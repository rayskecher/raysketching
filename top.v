==> flow/design.v <==
module sqrt(
    input wire clk,
    input wire rst_n,
    input wire start,
    input wire [15:0] data_in,
    output reg [7:0] data_out,
    output reg done
);
localparam STATE_IDLE = 2'b00;
localparam STATE_CALC = 2'b01;
localparam STATE_DONE = 2'b10;
reg [1:0] state;
reg [17:0] remainder;
reg [15:0] radicand_shifted;
reg [7:0]  current_root;
reg [3:0]  iter_count;  
reg [17:0] dividend;
reg [9:0]  trial_subtrahend;
always @(posedge clk or negedge rst_n) begin
    if (!rst_n) begin
        state <= STATE_IDLE;
        data_out <= 8'h00;
        done <= 1'b0;
        remainder <= 18'h0;
        radicand_shifted <= 16'h0000;
        current_root <= 8'h00;
        iter_count <= 4'd0;
    end else begin
        done <= 1'b0;
        case (state)
            STATE_IDLE: begin
                if (start) begin
                    radicand_shifted <= data_in;
                    remainder <= 18'h0;
                    current_root <= 8'h00;
                    iter_count <= 4'd8;  
                    state <= STATE_CALC;
                end
            end
            STATE_CALC: begin
                if (iter_count > 0) begin
                    dividend = {remainder[15:0], radicand_shifted[15:14]};
                    trial_subtrahend = {current_root, 2'b01};
                    if (dividend >= trial_subtrahend) begin
                        remainder <= dividend - trial_subtrahend;
                        current_root <= {current_root[6:0], 1'b1};
                    end else begin
                        remainder <= dividend;  
                        current_root <= {current_root[6:0], 1'b0};
                    end
                    radicand_shifted <= radicand_shifted << 2;
                    iter_count <= iter_count - 1;
                end
                if (iter_count == 0) begin  
                    state <= STATE_DONE;
                end
            end
            STATE_DONE: begin
                data_out <= current_root;
                done <= 1'b1;
                state <= STATE_IDLE;
            end
            default: begin
                state <= STATE_IDLE;
            end
        endcase
    end
end
endmodule 
module top(
    input         clk,
    input         rst,
    input         start,
    input  [15:0] sw,
    output [15:0] led
);
    wire [7:0]  sqrt_result;
    wire        sqrt_done;
    wire        rst_n;
    assign rst_n = ~rst;
    sqrt sqrt_inst (
        .clk(clk),
        .rst_n(rst_n),
        .start(start),
        .data_in(sw),
        .data_out(sqrt_result),
        .done(sqrt_done)
    );
    assign led[7:0]   = sqrt_result;
    assign led[8]     = sqrt_done;
    assign led[15:9]  = 7'h0;
endmodule 
======== From RTL to reports: top ========
Tool output for the design above, in the order of the flow.
Lines are those of the file above, counted from 1.
A cell with - has no value.
set-up
  design top .............................. top
  clock ................................... clk
  standard-cell library ................... sky130hd
  timing corner ........................... tt_025C_1v80

======== Word level ========
Yosys after proc, flatten, opt, wreduce and memory -nomap, before mapping. Memory bits, and registers merged into a memory's read port (data or address), are not among the register bits. Print and check cells are not counted. Equal cells are merged and count once.
operators by class
  reductions and logical operators ........ 5
  equality and inequality tests ........... 5
  mux-type cells .......................... 18
  $lt $le $gt $ge ......................... 2
  add/sub/neg operators ................... 2
operator list
  kind                                                            count
  2-to-1 mux 16 bit                                               5
  case mux 16 bit (select 2 bit)                                  2
  >= comparator 18 x 10 -> 1 bit                                  1
  subtractor 16 x 10 -> 16 bit                                    1
  case mux 8 bit (select 2 bit)                                   1
  2-to-1 mux 8 bit                                                2
  case mux 4 bit (select 2 bit)                                   1
  2-to-1 mux 4 bit                                                2
  != test 2 x 1 -> 1 bit (second input constant)                  2
  subtractor 4 x 1 -> 4 bit (second input constant)               1
  greater-than comparator 4 x 1 -> 1 bit (second input constant)  1
  logical NOT 4 bit                                               1
  case mux 2 bit (select 2 bit)                                   1
  2-to-1 mux 2 bit                                                2
  AND reduction 3 bit                                             1
  equality test 2 x 1 -> 1 bit (second input constant)            1
  equality test 2 bit (second input constant)                     1
  != test 2 bit (second input constant)                           1
  logical NOT 2 bit                                               1
  AND reduction 2 bit                                             1
  nonzero test 2 bit                                              1
  2-to-1 mux 1 bit                                                2
storage and ports
  output and inout bits ................... 16
  register bits after elaboration ......... 55
  input bits .............................. 19
  elaborated cells ........................ 39

======== Depth ========
Longest topological path by Yosys (ltp), each cell counted once; first at word level (registers and memories cut), then after technology mapping (sequential cells cut; the memories' decode and read muxes count).
depth
  word-level depth ........................ 4
  ABC_AREA ................................ 0
  depth in mapped cells ................... 9
  gate-level depth less buffers ........... 7

======== Netlist ========
Yosys stat after the flow's synthesis: flattened, memories mapped to cells. It holds for the ABC_AREA given above (unset counts as 0); a run with the other value may have another netlist.
mapped netlist
  cell area after synthesis ............... 3098.0 sq um
  buffer cells ............................ 24
  flip-flops .............................. 56
  cells in the netlist .................... 314
  area of sequential cells ................ 1402.6 sq um
cells by type
  cell type                  count  total area (sq um)
  sky130_fd_sc_hd__dfrtp_1   55     1376.32
  sky130_fd_sc_hd__ha_1      12     150.144
  sky130_fd_sc_hd__mux2i_1   14     140.134
  sky130_fd_sc_hd__nand2_1   37     138.883
  sky130_fd_sc_hd__o21ai_0   20     100.096
  sky130_fd_sc_hd__mux2_2    8      90.086
  sky130_fd_sc_hd__o22ai_1   10     62.56
  sky130_fd_sc_hd__buf_4     8      60.058
  sky130_fd_sc_hd__nor2_1    16     60.058
  sky130_fd_sc_hd__o211ai_1  8      60.058
  sky130_fd_sc_hd__nand4_1   9      56.304
  sky130_fd_sc_hd__clkbuf_1  14     52.55
  sky130_fd_sc_hd__inv_1     14     52.55
  sky130_fd_sc_hd__xor2_1    5      43.792
  sky130_fd_sc_hd__a41oi_1   4      35.034
  sky130_fd_sc_hd__o311ai_1  4      35.034
  sky130_fd_sc_hd__xnor2_1   4      35.034
  sky130_fd_sc_hd__nand2b_1  5      31.28
Not listed: further types 34, cells in them 67.
The figures by module come from a second, unflattened synthesis with its own total; it is not the netlist above.
unflattened totals
  cells (unflattened synthesis) ........... 333
  area total of the unflattened synthesis .. 3188.1 sq um
Rows give one instance, submodules left out.
by module
  module  sequential area (sq um)  cells  area (sq um)  instances
  sqrt    1402.6                   323    3120.5        1
  top     0.0                      10     67.6          1

======== Timing after synthesis ========
Path of least setup slack by OpenSTA after synthesis, without wires, with an ideal clock, recovery checks aside; 20% of the period is set as input and as output delay. Where synthesis merged equal registers, the netlist keeps one of their names.
path post-synthesis
  kind .................................... flip-flop to flip-flop
  start point ............................. register sqrt_inst.current_root[5]
  end point ............................... register sqrt_inst.remainder[5]
  launch time at the first pin ............ 0.000 ns
  clock period ............................ 2.41 ns
  data arrival time ....................... 2.076 ns
  delay of the path ....................... 2.192 ns
  data required time ...................... 2.294 ns
  path slack .............................. 0.218 ns
  stages .................................. 9
  period reached after synthesis .......... 2.192 ns
"delay of the path" is the arrival time less input delay plus setup time.
"stages" counts driving pins, that of a launching flip-flop among them; a cell with two outputs on the path counts twice.
"period reached after synthesis" is the clock period less the worst setup slack; recovery checks do not enter. This is arithmetic on one report: input and output delays are still those of the set period (20% each).
Between the ends stands the longest chain of elaborated cells between them, by number of cells; it is not shown to be the way that was timed. Of several equally long chains one is given.
A line is the first line of the expression or statement that the cell stems from. Yosys adds cells for indexed reads and writes and turns some case tables into memories.
At most two assigning lines are given for a register; there are more.
on the way, post-synthesis
  cells stage by stage .................... sky130_fd_sc_hd__dfrtp_1 > sky130_fd_sc_hd__inv_1 > sky130_fd_sc_hd__ha_1 > sky130_fd_sc_hd__a211oi_1 > sky130_fd_sc_hd__o22ai_1 > sky130_fd_sc_hd__a211oi_1 > sky130_fd_sc_hd__clkbuf_1 > sky130_fd_sc_hd__nand4_1 > sky130_fd_sc_hd__o311ai_0
  length of the longest elaborated chain .. 4
ends and longest elaborated chain, post-synthesis
  item                            RTL line  text
  start: declaration              15        reg [7:0]  current_root;
  start: assignment               46        current_root <= {current_root[6:0], 1'b1};
  start: assignment               49        current_root <= {current_root[6:0], 1'b0};
  >= comparator 18 x 10 -> 1 bit  44        if (dividend >= trial_subtrahend) begin
  2-to-1 mux 16 bit               44
  2-to-1 mux 16 bit               41        if (iter_count > 0) begin
  case mux 16 bit (select 2 bit)  30        case (state)
  end: assignment                 45        remainder <= dividend - trial_subtrahend;
  end: assignment                 48        remainder <= dividend;
  end: declaration                13        reg [17:0] remainder;

======== Worst path after layout ========
Path of least setup slack in the final report of entry B (OpenROAD, finished layout, wires in). Where an end is a register, its clock arrival counts in the times.
path after layout
  kind .................................... flip-flop to flip-flop
  start point ............................. register sqrt_inst.current_root[7]
  end point ............................... register sqrt_inst.remainder[6]
  data required time ...................... 2.09 ns
  stages .................................. 10
  data arrival time ....................... 2.23 ns
  clock period ............................ 1.91 ns
  path slack .............................. -0.15 ns
  launch time at the first pin ............ 0.30 ns
Between the ends stands the longest chain of elaborated cells between them, by number of cells; it is not shown to be the way that was timed. Of several equally long chains one is given.
At most two assigning lines are given for a register; there are more.
on the way, after layout
  cells stage by stage .................... sky130_fd_sc_hd__dfrtp_1 > sky130_fd_sc_hd__inv_2 > sky130_fd_sc_hd__ha_4 > sky130_fd_sc_hd__nand4_1 > sky130_fd_sc_hd__o22ai_2 > sky130_fd_sc_hd__a211oi_2 > sky130_fd_sc_hd__buf_4 > sky130_fd_sc_hd__buf_8 > sky130_fd_sc_hd__a41oi_2 > sky130_fd_sc_hd__o31ai_2
  length of the longest elaborated chain .. 4
ends and longest elaborated chain, after layout
  item                            RTL line  text
  start: declaration              15        reg [7:0]  current_root;
  start: assignment               46        current_root <= {current_root[6:0], 1'b1};
  start: assignment               49        current_root <= {current_root[6:0], 1'b0};
  >= comparator 18 x 10 -> 1 bit  44        if (dividend >= trial_subtrahend) begin
  2-to-1 mux 16 bit               44
  2-to-1 mux 16 bit               41        if (iter_count > 0) begin
  case mux 16 bit (select 2 bit)  30        case (state)
  end: assignment                 45        remainder <= dividend - trial_subtrahend;
  end: assignment                 48        remainder <= dividend;
  end: declaration                13        reg [17:0] remainder;

Settings and measured results of 2 stored flow runs for module top (sky130hd), not sorted in any way. The constraints put input and output delay at 20% of the set period each and load the outputs with 0.01 pF.
"achieved clock period (ns)" is the run's clock period less its worst setup slack. It is reckoned from that one timing run; input and output delays stay at 20% of the period that was set.
By "worst setup path time (ns)" is meant the share of the clock period that the worst setup path is allowed (20% is reserved at inputs, 20% at outputs), minus its slack. Clock arrival times at its registers enter into it.
"finish__power__total": no workload was simulated; the value follows from the tool's default switching activity.

Flow files of entry A
==> flow/run.sh <==
#!/bin/bash
# the make line also repeats the synthesis and layout settings of config.mk as NAME=value (left out here)
make -C /OpenROAD-flow-scripts/flow DESIGN_CONFIG=/design/flow/config.mk WORK_HOME=/design/flow/orfs CLKGATE_MAP_FILE= finish
==> flow/config.mk <==
export PLATFORM = sky130hd
export DESIGN_NAME = top
export DESIGN_NICKNAME = top
export VERILOG_FILES = /design/flow/design.v
export SDC_FILE = /design/flow/constraint.sdc
export NUM_CORES = 4
export LEC_CHECK = 0
export ABC_AREA = 0
export CAP_MARGIN = 15
export CORE_MARGIN = 2
export CORE_UTILIZATION = 70
export CTS_CLUSTER_DIAMETER = 212
export MAX_ROUTING_LAYER = met4
export PLACE_DENSITY_LB_ADDON = 0.24
export SETUP_SLACK_MARGIN = -0.15
export SLEW_MARGIN = 40
==> flow/constraint.sdc <==
create_clock -name core_clock -period 1.52 [get_ports {clk}]
set_input_delay 0.3040 -clock core_clock [delete_from_list [all_inputs] [get_ports {clk}]]
set_output_delay 0.3040 -clock core_clock [all_outputs]
set_load 0.01 [all_outputs]

report of entry A: did not finish, cts, DPL-0038

Flow files of entry B
==> flow/run.sh <==
#!/bin/bash
# the make line also repeats the synthesis and layout settings of config.mk as NAME=value (left out here)
make -C /OpenROAD-flow-scripts/flow DESIGN_CONFIG=/design/flow/config.mk WORK_HOME=/design/flow/orfs CLKGATE_MAP_FILE= finish
==> flow/config.mk <==
export PLATFORM = sky130hd
export DESIGN_NAME = top
export DESIGN_NICKNAME = top
export VERILOG_FILES = /design/flow/design.v
export SDC_FILE = /design/flow/constraint.sdc
export NUM_CORES = 4
export LEC_CHECK = 0
export ABC_AREA = 0
export CAP_MARGIN = 30
export CELL_PAD_IN_SITES_DETAIL_PLACEMENT = 1
export CELL_PAD_IN_SITES_GLOBAL_PLACEMENT = 0
export CORE_ASPECT_RATIO = 0.66
export CORE_MARGIN = 7
export CORE_UTILIZATION = 39
export CTS_CLUSTER_DIAMETER = 137
export GPL_TIMING_DRIVEN = 0
export PLACE_DENSITY_LB_ADDON = 0.23
export SETUP_SLACK_MARGIN = 0.01
export SLEW_MARGIN = 30
==> flow/constraint.sdc <==
create_clock -name core_clock -period 1.91 [get_ports {clk}]
set_input_delay 0.3820 -clock core_clock [delete_from_list [all_inputs] [get_ports {clk}]]
set_output_delay 0.3820 -clock core_clock [all_outputs]
set_load 0.01 [all_outputs]

report of entry B
yosys chip area after synthesis (um^2): 3098.0
finish__design__die__area: 10688.7
finish__design__instance__area__stdcell: 4262.8
finish__design__instance__utilization: 0.5529
finish__timing__setup__ws: -0.146
finish__power__total: 8.830e-03
achieved clock period (ns): 2.056
worst setup path time (ns): 2.06
worst setup path kind: flip-flop to flip-flop
